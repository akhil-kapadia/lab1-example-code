==> flow/design.v <==
module main (
    input clk,
    input [4:0] sw,
    output [1:0] pwm
);
     reg [15:0] duty;
     wire [1:0] pulse;
     pwm #(21,  2000000)     
     wave1(
          .clk(clk),
          .duty(1000000),    
          .pulse(pulse[0])
     );
     pwm #(16,  100000)
     wave2(
          .clk(clk),      
          .duty(duty),
          .pulse(pulse[1])
     );
     assign pwm = (sw[0]) ? {pulse[1], pulse[0]}: 2'b0;
     always @(posedge clk ) begin
          case (sw[4:1])
               4'b0001: duty = 25000;      
               4'b0010: duty = 50000;  
               4'b0100: duty = 75000;  
               4'b1000: duty = 95000;  
               default: duty = 0;
          endcase
     end
endmodule
module pwm #(parameter SIZE = 8, PERIOD = 255)
(input clk,				 
input [SIZE-1:0] duty,	 
output reg pulse);
reg [SIZE-1:0] count;	 
initial
	begin
		count <=0;
		pulse <= 0;
	end
always @ (posedge clk)
	begin
		count <= (count < PERIOD) ? count + 1 : 0;
		pulse <= (count < duty) ? 1 : 0;
	end
endmodule
* Reports on main
The steps from the RTL of main to its reports follow in flow order.
Lines are those of the file above, counted from 1.
Operators carry their Yosys type and port widths (W data, S select, Z words).
Cell names lack the library's common part.
A cell with -- has no value.
- Top module :: main
- Clock :: clk
- Library :: sky130hd
- Corner :: tt_025C_1v80

* Word level
Source: Yosys, flattened and elaborated, memories not mapped. Widths are those after wreduce; folded enables and synchronous resets count as part of the registers. Registers that Yosys merges into a memory's read port (data or address) are not register bits. Print and check cells do not count. Equal cells are merged and count once.
- Register bits :: 55
- Word-level cells :: 19
- Bits of input ports :: 6
- Output and inout port bits :: 2
- Mux-type cells :: 4
- Equality and inequality tests :: 4
- Order comparisons :: 4
- Add/sub/neg operators :: 2
** Operators by type and width (number)
- $pmux W16 S4 :: 1
- $add A21 B1 Y21 const B :: 1
- $lt A21 B20 Y1 const B :: 1
- $lt A21 B21 Y1 const B :: 1
- $lt A16 B17 Y1 const B :: 1
- $add A16 B1 Y16 const B :: 1
- $lt A16 B16 Y1 :: 1
- $eq A4 B1 Y1 const B :: 1
- $eq A4 B2 Y1 const B :: 1
- $eq A4 B3 Y1 const B :: 1
- $eq A4 B4 Y1 const B :: 1
- $mux W2 :: 1
- $mux W1 :: 2

* Logic depth
Depth = most cells in a row (Yosys ltp): at word level without a register or memory, in the mapped netlist without a sequential cell, where the memories' decode and read muxes count.
- Depth after elaboration :: 2
- ABC_AREA :: 0
- Depth in mapped cells :: 6
- Mapped depth without buffers :: 6

* Synthesis result
Yosys stat after the flow's synthesis: flattened, memories mapped to cells. It holds for the ABC_AREA given above (unset counts as 0); a run with the other value may have another netlist.
The area totals of this step are shown rounded.
** Cell types
- dfxtp_1 :: number 48, area in all 960.922 um2
- xnor2_1 :: number 20, area in all 175.168 um2
- ha_1 :: number 13, area in all 162.656 um2
- xor2_1 :: number 15, area in all 131.376 um2
- nor2_1 :: number 30, area in all 112.608 um2
- nand3_1 :: number 14, area in all 70.067 um2
- inv_1 :: number 13, area in all 48.797 um2
- nand2_1 :: number 12, area in all 45.043 um2
- and3_1 :: number 7, area in all 43.792 um2
- nand4_1 :: number 6, area in all 37.536 um2
- a21oi_1 :: number 5, area in all 25.024 um2
- and2_1 :: number 4, area in all 25.024 um2
- a21o_1 :: number 3, area in all 22.522 um2
- o31ai_1 :: number 3, area in all 22.522 um2
- nor4_4 :: number 1, area in all 21.27 um2
- or2_2 :: number 3, area in all 18.768 um2
- nand3_4 :: number 1, area in all 17.517 um2
- nor4b_1 :: number 2, area in all 17.517 um2
Not listed: further types 16, cells in them 22.
- Synthesis area :: 0.0021 mm2
- Flip-flop cells :: 48
- Sequential part of the area :: 0.00096 mm2
- Cells in the netlist :: 222
- Buffers :: 2
By module: a second synthesis without flattening, with its own total; a netlist apart from the flattened one above.
- Cell total of the unflattened synthesis :: 317
- Area total of the unflattened synthesis :: 0.0028 mm2
Each row is one instance without its submodules.
** By module
- pwm :: area 0.0014 mm2, instances 1, cells 175
- pwm :: area 0.00099 mm2, instances 1, cells 108
- main :: area 0.00039 mm2, instances 1, cells 34

* Path before layout
OpenSTA on the mapped netlist: ideal clock, no wires. The path of least setup slack (recovery checks aside). Input and output delay are each 20% of the period. Register names are those of the netlist, which keeps one name where synthesis merged equal registers.
- Path type :: register to register
- From :: reg wave1.count[0]
- To :: reg wave1.count[10]
- Stages on the path :: 7
- Buffers on the path :: 0
- Path slack :: 393 ps
- Data required time :: 1682 ps
- Clock period :: 1810 ps
- Arrival time :: 1289 ps
- Delay of the path :: 1417 ps
- Launch time at the first pin :: 0 ps
- Period reached after synthesis :: 1417 ps
"delay of the path" is the arrival time less input delay plus setup time.
"stages on the path" counts driving pins, that of a launching flip-flop among them; a cell with two outputs on the path counts twice.
"period reached after synthesis" = period - worst setup slack (recovery checks aside). The figure is calculated, with input and output delays left at 20% of the set period.
Between the ends stands the longest chain of elaborated cells between them, by number of cells; it is not shown to be the way that was timed. Of several equally long chains one is given.
Each line given opens the expression or statement behind the cell; cells for indexed reads and writes are added by Yosys, which also makes memories of some case tables.
- Cell sequence :: dfxtp_1 ha_1 nand3_1 nor2_1 and3_2 xnor2_1 nor2_1
- Cells in the longest elaborated chain :: 1
** Ends and longest elaborated chain, after synthesis
- start, declared :: RTL line 35 : reg [SIZE-1:0] count;
- start, assigned :: RTL line 43 : count <= (count < PERIOD) ? count + 1 : 0;
- $add A21 B1 Y21 :: RTL line 43
- end, assigned :: RTL line 43
- end, declared :: RTL line 35

* Worst path after layout
Path of least setup slack in the final report of run 1 (OpenROAD, finished layout, wires in). Where an end is a register, its clock arrival counts in the times.
The path's times are printed in steps of 10 ps; the period is the one set.
- Path type :: input to output
- From :: in sw[0]
- To :: out pwm[1]
- Arrival time :: 1590 ps
- Data required time :: 1890 ps
- Stages on the path :: 3
- Buffers on the path :: 2
- External output delay :: 470 ps
- Launch time at the first pin :: 470 ps
- Path slack :: 300 ps
- Clock period :: 2360 ps
Between the ends stands the longest chain of elaborated cells between them, by number of cells; it is not shown to be the way that was timed. Of several equally long chains one is given.
- Cell sequence :: clkdlybuf4s50_1 and2_1 clkdlybuf4s50_1
- Cells in the longest elaborated chain :: 1
** Ends and longest elaborated chain, post-layout
- start, declared :: RTL line 3 : input [4:0] sw,
- $mux W2 :: RTL line 20 : assign pwm = (sw[0]) ? {pulse[1], pulse[0]}: 2'b0;
- end, declared :: RTL line 4 : output [1:0] pwm

Flow measurements of main on sky130hd: 2 stored runs with different settings, listed in no order. Input and output delays are each 20% of the period that was set; the output load is 0.01 pF.
"achieved clock period" means the clock period less the worst setup slack. The figure is calculated, with input and output delays left at 20% of the set period.
"critical path time" means the part of the period allowed to the worst setup path (the constraints hold back 20% at inputs and 20% at outputs) less its slack; where the path has registers, the arrival times of their clocks count too.
By "total power of the final layout" is meant OpenSTA's value without simulated activity: inputs other than the clock are taken to toggle once in ten clock periods, and the tool carries that through the logic.
"critical path time" is known to 10 ps.
The results are shown rounded.

** Run 1
- Settings :: period_ns=2.36; CORE_UTILIZATION=57; PLACE_DENSITY_LB_ADDON=0.26; CORE_ASPECT_RATIO=1.48; CELL_PAD_IN_SITES_GLOBAL_PLACEMENT=1; CAP_MARGIN=20; CORE_MARGIN=2; SLEW_MARGIN=20
- Achieved clock period :: 2057 ps
- Total power of the final layout :: 1.4 mW
- Yosys chip area after synthesis :: 0.0021 mm2
- Final worst hold slack :: 450 ps
- Std-cell area (final layout) :: 0.0023 mm2
- Die size :: 0.0042 mm2
- Final setup TNS :: 0 ps
- Worst setup slack after layout :: 300 ps
- Critical path time :: 1110 ps
- Worst setup path type :: input to output

** Run 2
- Settings :: period_ns=1.79; SETUP_SLACK_MARGIN=0.01; CAP_MARGIN=20; CORE_MARGIN=2; CORE_UTILIZATION=40; SLEW_MARGIN=20
- Achieved clock period :: 1610 ps
- Final worst hold slack :: 440 ps
- Worst setup slack after layout :: 180 ps
- Critical path time :: 1610 ps
- Worst setup path type :: register to register
- Yosys chip area after synthesis :: 0.0021 mm2
- Total power of the final layout :: 1.7 mW
- Std-cell area (final layout) :: 0.0024 mm2
- Die size :: 0.0059 mm2
- Final setup TNS :: 0 ps
